==> flow/design.v <==
`timescale 1ns / 1ps
module timeCounter(
    input clk5,
    input reset,
    input [2:0] whichState,
    output timeUp
    );
        localparam CORRECT_CODE = 3'b101;     
        localparam WRONG_CODE = 3'b110;       
        reg [22:0]count;
        wire [22:0]nextCount;
        always @(posedge clk5 or posedge reset)
        begin 
            if(reset)
                count = 1'b0;
            else
                count = nextCount;
        end
        assign nextCount = ((whichState == CORRECT_CODE) || (whichState == WRONG_CODE)) ? count + 1'b1 : 1'b0;     
        assign timeUp = (count == 23'd4999999);                                   
endmodule
# Step by step through the tools: timeCounter
# Tool output for the design above, in the order of the flow.
# Lines are those of the file above, counted from 1.
design:
  design: "timeCounter"
  clock: "clk5"
  lib: "sky130hd"
  lib_corner: "tt_025C_1v80"

# Word-level counts
# Yosys after proc, flatten, opt, wreduce and memory -nomap, before mapping. Enables and synchronous resets that opt folds into registers are not counted as muxes. Memory bits, and registers merged into a memory's read port (data or address), are not among the register bits. Print and check cells are not counted. Equal cells are merged and count once.
word_totals:
  regBits: 23
  latchBits: 0
  ram_bits: 0
  romBits: 0
  clocked_rd_ports_x_width: 0
  memories: 0
  input_bits: 5
  out_inout_bits: 1
  word_cells: 7
op_classes:
  addsub: 1
  n_mul: 0
  n_div: 0
  cmp: 0
  equal: 3
  shifts: 0
  muxes: 1
  logic: 0
  reduce_and_logical: 1
ops:
  columns: ["op", "n"]
  rows:
  - ["adder 23 x 1 -> 23 bit with constant B", 1]
  - ["== test 23 bit with constant B", 1]
  - ["2-to-1 mux 23 bit", 1]
  - ["== test 3 bit with constant B", 2]
  - ["logical OR 1 bit", 1]

# Logic depth
# Longest topological path by Yosys (ltp), each cell counted once; first at word level (registers and memories cut), then after technology mapping (sequential cells cut; the memories' decode and read muxes count).
logic_depth:
  word_depth: 3
  ABC_AREA: 0
  ltp_mapped: 6
  ltp_nobuf: 5

# Mapped cells and area
# The flow's flattened synthesis, as Yosys stat reports it; memories are mapped. The netlist is that of the ABC_AREA named above (0 if unset); the other value can give another one.
synth_totals:
  mapped_cells: 131
  yosys_area_um2: 1238.7
  sequential_area_um2: 575.6
  flip_flops: 23
  buf_cells: 3
types:
  columns: ["cell_type", "n", "type_area_um2"]
  rows:
  - ["sky130_fd_sc_hd__dfrtp_1", 23, 575.552]
  - ["sky130_fd_sc_hd__xnor2_1", 10, 87.584]
  - ["sky130_fd_sc_hd__nor2_1", 15, 56.304]
  - ["sky130_fd_sc_hd__or4_1", 6, 45.043]
  - ["sky130_fd_sc_hd__a21oi_1", 8, 40.038]
  - ["sky130_fd_sc_hd__nand3_1", 8, 40.038]
  - ["sky130_fd_sc_hd__nand4_1", 6, 37.536]
  - ["sky130_fd_sc_hd__nor4_1", 6, 37.536]
  - ["sky130_fd_sc_hd__o31ai_1", 5, 37.536]
  - ["sky130_fd_sc_hd__nand2_1", 7, 26.275]
  - ["sky130_fd_sc_hd__xor2_1", 3, 26.275]
  - ["sky130_fd_sc_hd__nand4_2", 2, 25.024]
  - ["sky130_fd_sc_hd__inv_1", 6, 22.522]
  - ["sky130_fd_sc_hd__and2_1", 3, 18.768]
  - ["sky130_fd_sc_hd__o21ai_0", 3, 15.014]
  - ["sky130_fd_sc_hd__or3_2", 2, 15.014]
  - ["sky130_fd_sc_hd__ha_1", 1, 12.512]
  - ["sky130_fd_sc_hd__or2_1", 2, 12.512]
# Not listed: further types 13, cells in them 15.

# Worst setup path after synthesis
# Source: OpenSTA report_checks on the synthesized netlist (no wires, ideal clock, input and output delay 20% of the period each), path of least setup slack; recovery checks are left aside. Register names are those of the netlist, which keeps one name where synthesis merged equal registers.
synth_timing:
  path_type: "register to output"
  startpoint: "register count[6]"
  endpoint: "output port timeUp"
  clock_period_ns: 2.93
  out_delay_ns: 0.586
  t_first_pin_ns: 0.000
  arrival_time_ns: 1.493
  t_required_ns: 2.344
  slack_ns: 0.851
  path_delay_ns: 1.493
  stages: 3
  path_buffers: 0
  synth_period_reached_ns: 2.079
# "path_delay_ns" is the arrival time less input delay plus setup time.
# At an output port there is no setup time.
# "stages" counts driving pins, that of a launching flip-flop among them; a cell with two outputs on the path counts twice.
# "synth_period_reached_ns" = period - worst setup slack (recovery checks aside). The figure is calculated, with input and output delays left at 20% of the set period.
# The rows between start and end are the longest chain of elaborated cells between them; the timing report does not say that the signal goes this way. Where chains are equally long, one stands for them.
# A line is the first line of the expression or statement that the cell stems from. Yosys adds cells for indexed reads and writes and turns some case tables into memories.
synth_between:
  cell_sequence: "sky130_fd_sc_hd__dfrtp_1 > sky130_fd_sc_hd__or4b_2 > sky130_fd_sc_hd__nor4_1"
  elab_chain_cells: 1
  cone_cells: 1
  lines_between: 1
  cone_classes: "eq/ne (1)"
synth_rtl:
  columns: ["element", "line_no", "rtl"]
  rows:
  - ["from (decl)", 10, "reg [22:0]count;"]
  - ["from (assign)", 15, "count = 1'b0;"]
  - ["from (assign)", 17, "count = nextCount;"]
  - ["== test 23 bit", 20, "assign timeUp = (count == 23'd4999999);"]
  - ["to (decl)", 6, "output timeUp"]

# Path in the finished layout
# From the final timing report of stored run 1: the path of least setup slack in the routed layout; clock arrival at registers is part of the times.
layout_timing:
  path_type: "register to output"
  startpoint: "register count[6]"
  endpoint: "output port timeUp"
  clock_period_ns: 2.52
  out_delay_ns: 0.50
  t_first_pin_ns: 0.27
  arrival_time_ns: 1.94
  t_required_ns: 2.02
  slack_ns: 0.08
  stages: 4
  path_buffers: 1
# The rows between start and end are the longest chain of elaborated cells between them; the timing report does not say that the signal goes this way. Where chains are equally long, one stands for them.
layout_between:
  cell_sequence: "sky130_fd_sc_hd__dfrtp_2 > sky130_fd_sc_hd__or4b_2 > sky130_fd_sc_hd__nor4_2 > sky130_fd_sc_hd__clkdlybuf4s15_1"
  elab_chain_cells: 1
  cone_cells: 1
  lines_between: 1
  cone_classes: "eq/ne (1)"
layout_rtl:
  columns: ["element", "line_no", "rtl"]
  rows:
  - ["from (decl)", 10, "reg [22:0]count;"]
  - ["from (assign)", 15, "count = 1'b0;"]
  - ["from (assign)", 17, "count = nextCount;"]
  - ["== test 23 bit", 20, "assign timeUp = (count == 23'd4999999);"]
  - ["to (decl)", 6, "output timeUp"]

Memo
Re: implementation data of timeCounter

timeCounter through Yosys and OpenROAD on sky130hd: 2 stored runs, unordered, with their settings and measured results. The constraints put input and output delay at 20% of the set period each and load the outputs with 0.01 pF.
"period_reached_ns": clock period set for the run, less the worst setup slack. It is reckoned from that one timing run; input and output delays stay at 20% of the period that was set.
"worst_path_time_ns" means the part of the period allowed to the worst setup path (the constraints hold back 20% at inputs and 20% at outputs) less its slack; where the path has registers, the arrival times of their clocks count too.
"power.total_uw" is the tool's figure for a default switching activity; nothing was simulated.

--- stored run 1 ---
==> flow/run.sh <==
#!/bin/bash
# the make line also repeats the synthesis and layout settings of config.mk as NAME=value (left out here)
make -C /OpenROAD-flow-scripts/flow DESIGN_CONFIG=/design/flow/config.mk WORK_HOME=/design/flow/orfs CLKGATE_MAP_FILE= finish
==> flow/config.mk <==
export PLATFORM = sky130hd
export DESIGN_NAME = timeCounter
export DESIGN_NICKNAME = timeCounter
export VERILOG_FILES = /design/flow/design.v
export SDC_FILE = /design/flow/constraint.sdc
export NUM_CORES = 4
export LEC_CHECK = 0
export ABC_AREA = 0
export CAP_MARGIN = 5
export CELL_PAD_IN_SITES_DETAIL_PLACEMENT = 2
export CORE_MARGIN = 2
export CORE_UTILIZATION = 18
export CTS_CLUSTER_SIZE = 98
export GPL_TIMING_DRIVEN = 0
export MAX_ROUTING_LAYER = met5
export PLACE_DENSITY = 0.45
export SLEW_MARGIN = 20
export TNS_END_PERCENT = 60
==> flow/constraint.sdc <==
create_clock -name core_clock -period 2.52 [get_ports {clk5}]
set_input_delay 0.5040 -clock core_clock [delete_from_list [all_inputs] [get_ports {clk5}]]
set_output_delay 0.5040 -clock core_clock [all_outputs]
set_load 0.01 [all_outputs]

==> results, as YAML <==
results:
  ys_area_um2: 1238.7
  period_reached_ns: 2.440
  dieArea_um2: 7561.2
  final_setup_ws_ns: 0.080
  power.total_uw: 642.3
  finish.utilization_frac: 0.215
  worst_path_time_ns: 1.94
  worst_path_kind: "register to output"
  tns_setup_ns: 0.000
  layout_stdcell_area_um2: 1443.9

--- stored run 2 ---
==> flow/run.sh <==
#!/bin/bash
# the make line also repeats the synthesis and layout settings of config.mk as NAME=value (left out here)
make -C /OpenROAD-flow-scripts/flow DESIGN_CONFIG=/design/flow/config.mk WORK_HOME=/design/flow/orfs CLKGATE_MAP_FILE= finish
==> flow/config.mk <==
export PLATFORM = sky130hd
export DESIGN_NAME = timeCounter
export DESIGN_NICKNAME = timeCounter
export VERILOG_FILES = /design/flow/design.v
export SDC_FILE = /design/flow/constraint.sdc
export NUM_CORES = 4
export LEC_CHECK = 0
export ABC_AREA = 0
export CAP_MARGIN = 20
export CELL_PAD_IN_SITES_GLOBAL_PLACEMENT = 2
export CORE_MARGIN = 3
export CORE_UTILIZATION = 36
export CTS_CLUSTER_DIAMETER = 77
export CTS_CLUSTER_SIZE = 50
export HOLD_SLACK_MARGIN = -0.09
export MAX_ROUTING_LAYER = met4
export PLACE_DENSITY_LB_ADDON = 0.08
export SLEW_MARGIN = 15
==> flow/constraint.sdc <==
create_clock -name core_clock -period 1.78 [get_ports {clk5}]
set_input_delay 0.3560 -clock core_clock [delete_from_list [all_inputs] [get_ports {clk5}]]
set_output_delay 0.3560 -clock core_clock [all_outputs]
set_load 0.01 [all_outputs]

==> results, as YAML <==
results:
  ys_area_um2: 1238.7
  period_reached_ns: 1.900
  dieArea_um2: 4180.9
  final_setup_ws_ns: -0.120
  power.total_uw: 834.4
  finish.utilization_frac: 0.535
  worst_path_time_ns: 1.54
  worst_path_kind: "register to output"
  tns_setup_ns: -0.121
  layout_stdcell_area_um2: 1701.6
